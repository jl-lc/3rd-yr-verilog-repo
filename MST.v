==> flow/design.v <==
`timescale 1ns / 100ps
module mst
    (
    input clock,
    input reset,
    input enable,
    output reg [7:0] wra,
    output reg [7:0] wrd,
    output reg [7:0] rda,
    output reg [7:0] rdd,
    output reg we,
    output reg [8:0] t1attempts,
    output reg [8:0] t1fails,
    output reg [8:0] t2attempts,
    output reg [8:0] t2fails,
    output reg done
    );
    wire [7:0] rddmem;
    memory u2 (.clock(clock), .reset(reset), .we(we), .wra(wra), .wrd(wrd), .rda(rda), .rdd(rddmem));
    wire clk;
    reg [1:0] count = 0;     
    reg test1_done = 0;
    assign clk = ~clock;     
    always @(posedge clk)
    begin : counter
        if (enable)
        begin
            count <= count + 1;
            if (count == 2)
                count <= 0;
        end
    end
    always @(posedge clk)
    begin : tests
        if (reset)                               
        begin
            rda <= 8'h00;
            wrd <= 8'h00;
            wra <= 8'h00;
            we <= 0;
            t1attempts <= 8'h00;
            t1fails <= 8'h00;
            t2attempts <= 8'h00;
            t2fails <= 8'h00;
            done <= 0;
        end
        else if (~test1_done && ~done)           
        begin
            if (enable && count == 0) 
            begin                                
                we <= 1;
                wrd <= 8'h00;                    
            end
            else if (enable && count == 1)
            begin                                
                we <= 0;                         
            end
            else if (enable && count == 2)
            begin
                wra <= wra + 8'h01;              
                rda <= wra + 8'h01;              
                t1attempts <= t1attempts + 1;    
                if (t1attempts == 9'h0FF)        
                    test1_done <= 1;             
                if (rdd != wrd)                  
                    t1fails <= t1fails + 1;
            end
            else
                we <= 0;                         
        end
        else if (test1_done && ~done)            
        begin
            if (enable && count == 0) 
            begin                                
                we <= 1;
                wrd <= 8'hFF;                    
            end
            else if (enable && count == 1)
            begin                                
                we <= 0;                         
            end
            else if (enable && count == 2)
            begin
                wra <= wra + 8'h01;              
                rda <= wra + 8'h01;              
                t2attempts <= t2attempts + 1;    
                if (t2attempts == 9'h0FF)        
                    done <= 1;                   
                if (rdd != wrd)                  
                    t2fails <= t2fails + 1;
            end
            else
                we <= 0;                         
        end
        else                                     
        begin
            rda <= rda;
            wrd <= wrd;
            wra <= wra;
            we <= 0;
            t1attempts <= t1attempts;
            t1fails <= t1fails;
            t2attempts <= t2attempts;
            t2fails <= t2fails;
            done <= 1;
        end
    end
endmodule
module memory(
    input clock,
    input reset,
    input we,
    input [7:0] wra,
    input [7:0] wrd,
    input [7:0] rda,
    output [7:0] rdd
    );
    reg [7:0] mem[255:0];
    reg [7:0] rddata;
    always @(posedge clock)
    begin
        if(reset)
        begin
            rddata <= 8'h00;
        end
        else
        begin
            if(we)
            begin
                mem[wra] <= wrd;
            end
            rddata <= mem[rda];
        end
    end
    assign rdd = rddata;
endmodule
== Step by step through the tools: mst ==
What the tools print for mst, step after step.
Lines are those of the file above, counted from 1.
Library cell names are shortened.
A cell with -- has no value.
Inputs
  top module: mst
  clock: clock
  library: sky130hd
  corner: tt_025C_1v80

== Elaborated design ==
Counts by Yosys on the flattened word-level netlist (proc, flatten, opt, wreduce; memories kept). Register bits leave out memories and registers merged into their read ports (data or address). Print and check cells are left out. Cells with the same type and inputs are merged into one.
Word-level totals
  flip-flop bits (word level): 65
  latch bits: 0
  memory bits (writable): 0
  ROM bits: 0
  word width x clocked read ports: 0
  memories kept: 0
  input bits: 3
  elaborated cells: 70
Operators by class
  add/subtract/negate cells: 6
  multipliers: 0
  divide/modulo/power cells: 0
  magnitude comparators: 0
  equal/unequal tests: 9
  shifts and indexed selects: 0
  multiplexer cells: 24
  bitwise logic cells: 6
  reductions and logical operators: 14
Operator list (count)
  8-bit 2-to-1 mux: 14
  9-bit by 1-bit adder with 9-bit output (second input constant): 4
  9-bit by 8-bit == test with 1-bit output (second input constant): 2
  5-bit AND reduction: 3
  6-bit AND reduction: 2
  1-bit 2-to-1 mux: 10
  8-bit by 1-bit adder with 8-bit output (second input constant): 1
  8-bit != test: 1
  1-bit inverter: 6
  1-bit logical AND: 5
  2-bit by 1-bit != test with 1-bit output (second input constant): 2
  2-bit != test (second input constant): 2
  4-bit AND reduction: 1
  2-bit by 1-bit adder with 2-bit output (second input constant): 1
  2-bit by 1-bit == test with 1-bit output (second input constant): 1
  2-bit == test (second input constant): 1
  2-bit zero test: 1
  2-bit AND reduction: 1
  2-bit nonzero test: 1

== Logic depth ==
Longest topological path by Yosys (ltp), each cell counted once; first at word level (registers and memories cut), then after technology mapping (sequential cells cut; the memories' decode and read muxes count).
Depth
  depth in word-level cells: 7
  ABC_AREA: 1
  gate-level depth with buffers: 10
  gate-level depth less buffers: 10

== After synthesis ==
Yosys stat after the flow's synthesis: flattened, memories mapped to cells. It holds for the ABC_AREA given above (unset counts as 0); a run with the other value may have another netlist.
Cells by type (count)
  dfxtp_1: 29
  buf_4: 42
  nand2_1: 47
  inv_1: 35
  nor2_1: 33
  ha_1: 8
  edfxtp_1: 3
  a21oi_1: 14
  nand3_1: 12
  o21ai_0: 11
  nor2_4: 4
  nand3_2: 2
  nor2_8: 1
  nor3_1: 4
  nand2_2: 3
  nand3b_1: 2
  nor3b_1: 2
  and3_1: 2
Not listed: further types 8, cells in them 12.
Mapped netlist
  mapped cells: 266
  cell area after synthesis: 1946.9 sq um
  sequential part of the area: 670.6 sq um
  mapped flip-flops: 32
  buffers: 44

Appendix: measured runs

Measured results for mst: 2 stored runs of the Yosys and OpenROAD flow on sky130hd. The settings differ; the order carries no meaning. The constraints put input and output delay at 20% of the set period each and load the outputs with 0.01 pF.
"finish__power__total" is the tool's figure for a default switching activity; nothing was simulated.

Flow files of run A
==> flow/run.sh <==
#!/bin/bash
# the make line also repeats the synthesis and layout settings of config.mk as NAME=value (left out here)
make -C /OpenROAD-flow-scripts/flow DESIGN_CONFIG=/design/flow/config.mk WORK_HOME=/design/flow/orfs CLKGATE_MAP_FILE= finish
==> flow/config.mk <==
export PLATFORM = sky130hd
export DESIGN_NAME = mst
export DESIGN_NICKNAME = mst
export VERILOG_FILES = /design/flow/design.v
export SDC_FILE = /design/flow/constraint.sdc
export NUM_CORES = 4
export LEC_CHECK = 0
export ABC_AREA = 1
export CAP_MARGIN = 35
export CELL_PAD_IN_SITES_DETAIL_PLACEMENT = 0
export CELL_PAD_IN_SITES_GLOBAL_PLACEMENT = 0
export CORE_ASPECT_RATIO = 1.44
export CORE_MARGIN = 5
export CORE_UTILIZATION = 28
export CTS_CLUSTER_SIZE = 32
export MIN_ROUTING_LAYER = met2
export PLACE_DENSITY_LB_ADDON = 0.25
export SLEW_MARGIN = 30
export TNS_END_PERCENT = 65
==> flow/constraint.sdc <==
create_clock -name core_clock -period 5.77 [get_ports {clock}]
set_input_delay 1.1540 -clock core_clock [delete_from_list [all_inputs] [get_ports {clock}]]
set_output_delay 1.1540 -clock core_clock [all_outputs]
set_load 0.01 [all_outputs]

report of run A
yosys chip area after synthesis (um^2): 1946.9
finish__design__die__area: 8748.1
finish__design__instance__area__stdcell: 2483.6
finish__design__instance__utilization: 0.3676
finish__timing__setup__ws: 0.333
finish__timing__setup__tns: 0.000
finish__timing__hold__ws: 0.478
finish__power__total: 5.491e-04

Flow files of run B
==> flow/run.sh <==
#!/bin/bash
# the make line also repeats the synthesis and layout settings of config.mk as NAME=value (left out here)
make -C /OpenROAD-flow-scripts/flow DESIGN_CONFIG=/design/flow/config.mk WORK_HOME=/design/flow/orfs CLKGATE_MAP_FILE= finish
==> flow/config.mk <==
export PLATFORM = sky130hd
export DESIGN_NAME = mst
export DESIGN_NICKNAME = mst
export VERILOG_FILES = /design/flow/design.v
export SDC_FILE = /design/flow/constraint.sdc
export NUM_CORES = 4
export LEC_CHECK = 0
export CAP_MARGIN = 20
export CORE_MARGIN = 2
export CORE_UTILIZATION = 40
export SLEW_MARGIN = 20
==> flow/constraint.sdc <==
create_clock -name core_clock -period 7.5 [get_ports {clock}]
set_input_delay 1.5000 -clock core_clock [delete_from_list [all_inputs] [get_ports {clock}]]
set_output_delay 1.5000 -clock core_clock [all_outputs]
set_load 0.01 [all_outputs]

report of run B
yosys chip area after synthesis (um^2): 1816.7
finish__design__die__area: 5097.2
finish__design__instance__area__stdcell: 2308.5
finish__design__instance__utilization: 0.5302
finish__timing__setup__ws: 0.801
finish__timing__setup__tns: 0.000
finish__timing__hold__ws: 0.482
finish__power__total: 4.092e-04
